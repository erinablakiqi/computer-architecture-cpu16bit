==> flow/design.v <==
`timescale 1ns / 1ps
module RegisterFile(
input wire[1:0] RS,
    input wire[1:0] RT,
    input wire[1:0] RD,
    input wire[15:0] WriteData,
    input wire RegWrite,
    input wire Clock,
    output wire[15:0] ReadRS,
    output wire[15:0] ReadRT
    );
    reg[15:0] Registers[3:0];  
integer i;
initial 
begin
for(i=0;i<4;i=i+1)
   Registers[i] <= 16'd0; 
end
always @(posedge Clock)
begin
Registers[RD] <= WriteData;
end
assign ReadRS = Registers[RS];
assign ReadRT = Registers[RT];
endmodule
* Step by step through the tools: RegisterFile *
What the tools print for RegisterFile, step after step.
Line numbers count from 1 in the design file above.
Cell names lack the library's common part.
Not given: --

design
  top = RegisterFile
  clock input = Clock
  library = sky130hd
  library corner = tt_025C_1v80

* Word level *
Yosys after proc, flatten, opt, wreduce and memory -nomap, before mapping. Enables and synchronous resets that opt folds into registers are not counted as muxes. Memory bits, and registers merged into a memory's read port (data or address), are not among the register bits. Print and check cells are not counted. Equal cells are merged and count once.
Memory sizes are those after Yosys's memory passes, which may raise the word count (mostly to a power of two), join words into wider ones and drop unused or constant bits.

word-level totals
  input bits = 24
  word-level cells = 1
  bits in writable memories = 64
  output and inout bits = 32
  memory cells = 1
  bits in registers = 0

memories
  memory     depth  width  rd ports  wr ports  line  RTL
  Registers  4      16     2         1         12    reg[15:0] Registers[3:0];

* Logic depth *
Yosys ltp: most cells in a row. Word level: on the elaborated netlist, between registers, memories and ports. Mapped: between sequential cells and ports; inverters and the memories' decode and read muxes count.

logic depth
  word-level depth = 0
  ABC_AREA = 0
  depth in mapped cells = 3
  gate-level depth less buffers = 1

* Synthesis result *
Source: synth_stat.txt of the flow (Yosys; design flattened, memories mapped). It holds for the ABC_AREA given above (unset counts as 0); a run with the other value may have another netlist.
The area totals of this step are shown rounded.

cell types
  type      count  area in all (µm²)
  edfxtp_1  64     1.92E+03
  mux4_2    20     450.432
  mux4_1    12     315.302
  buf_12    2      40.038
  buf_6     2      22.522
  buf_2     4      20.019
  nor2b_1   2      12.512
  and2_1    1      6.256
  nor2_1    1      3.754

mapped netlist
  cell count = 108
  mapped flip-flops = 64
  buffer cells = 8
  sequential area = 1922 µm²
  synthesis area = 2793 µm²

* Worst setup path after synthesis *
OpenSTA on the mapped netlist: ideal clock, no wires. The path of least setup slack (recovery checks aside). Input and output delay are each 20% of the period. Register names are those of the netlist, which keeps one name where synthesis merged equal registers.

timing path post-synthesis
  path kind = input -> output
  from = input port RS[0]
  to = output port ReadRS[10]
  arrival time = 1.303 ns
  setup slack = 0.777 ns
  data required time = 2.080 ns
  period = 2.6 ns
  driving pins on the path = 3
  delay of the path = 0.783 ns
  input delay = 0.520 ns
  synthesis period reached = 1.823 ns

"delay of the path" is the arrival time less input delay plus setup time.
A path that ends at an output port has no setup time.
"driving pins on the path": output pins that drive a net of the path, with the launching flip-flop's if there is one; two outputs of one cell count as two.
"synthesis period reached" = period - worst setup slack (recovery checks aside). The figure is calculated, with input and output delays left at 20% of the set period.
The rows between start and end are the longest chain of elaborated cells between them; the timing report does not say that the signal goes this way. Where chains are equally long, one stands for them.
Each line given opens the expression or statement behind the cell; cells for indexed reads and writes are added by Yosys, which also makes memories of some case tables.
A memory read counts as a cell of the chain, while the word-level depth stops at memories.

on the way, post-synthesis
  path through = buf_6 > buf_12 > mux4_2
  cells in the longest elaborated chain = 1
  elaborated cells between the ends (all ways) = 1
  RTL lines with such cells = 1
  classes of those cells = memory (1)

ends and longest elaborated chain, post-synthesis
  element              line  RTL
  start: declaration   3     input wire[1:0] RS,
  memory (4 x 16 bit)  12    reg[15:0] Registers[3:0];
  end: declaration     9     output wire[15:0] ReadRS,

* Path in the finished layout *
From the final timing report of job 1: the path of least setup slack in the routed layout; clock arrival at registers is part of the times.

timing path after layout
  path kind = register -> output
  from = memory Registers[3][11]
  to = output port ReadRT[11]
  driving pins on the path = 3
  period = 1.47 ns
  arrival time = 1.39 ns
  setup slack = -0.22 ns
  data required time = 1.18 ns

The rows between start and end are the longest chain of elaborated cells between them; the timing report does not say that the signal goes this way. Where chains are equally long, one stands for them.
A memory read counts as a cell of the chain, while the word-level depth stops at memories.

on the way, after layout
  path through = edfxtp_1 > mux4_2 > buf_6
  cells in the longest elaborated chain = 1
  elaborated cells between the ends (all ways) = 1
  RTL lines with such cells = 1
  classes of those cells = memory (1)

ends and longest elaborated chain, after layout
  element              line  RTL
  start: declaration   12    reg[15:0] Registers[3:0];
  memory (4 x 16 bit)  12
  end: declaration     10    output wire[15:0] ReadRT

Subject: flow runs of RegisterFile

Hi,

Measured data: module RegisterFile, platform sky130hd, 2 stored runs of the flow under differing settings, order arbitrary. Input and output delays are each 20% of the period that was set; the output load is 0.01 pF.
"period reached" is the run's clock period less its worst setup slack. It is reckoned from that one timing run; input and output delays stay at 20% of the period that was set.
"time of the worst setup path" is the time allowed to the run's worst setup path (the clock period less input and output delay, where it has them) less its slack. Clock arrival times count: a late capture clock shortens it, a late launch clock lengthens it.
"power" rests on the timing tool's default activity at the inputs, not on a simulated workload.
The results are shown rounded.
Among the settings, . means not set for that run.

name                                   job 1               job 2
period_ns                              1.47                1.88
CORE_UTILIZATION                       31                  35
PLACE_DENSITY                          0.54                .
CORE_ASPECT_RATIO                      0.54                .
CELL_PAD_IN_SITES_DETAIL_PLACEMENT     0                   1
ABC_AREA                               0                   .
GPL_TIMING_DRIVEN                      1                   1
GPL_ROUTABILITY_DRIVEN                 1                   .
CAP_MARGIN                             20                  40
CORE_MARGIN                            2                   10
SLEW_MARGIN                            20                  20
PLACE_DENSITY_LB_ADDON                 .                   0.12
TNS_END_PERCENT                        .                   60
MIN_ROUTING_LAYER                      .                   met2
chip area in the Yosys report (µm²)    2793                2793
overall die area (µm²)                 9820                11950
standard-cell area after layout (µm²)  3994                3719
post-layout utilization                0.456               0.481
worst setup slack after layout (ns)    -0.216              0.039
setup total negative slack (ns)        -4.942              0.000
worst hold slack (ns)                  0.613               0.672
power (W)                              0.00511             0.003606
period reached (ns)                    1.686               1.841
time of the worst setup path (ns)      1.39                1.09
worst path kind                        register -> output  input -> output

Regards
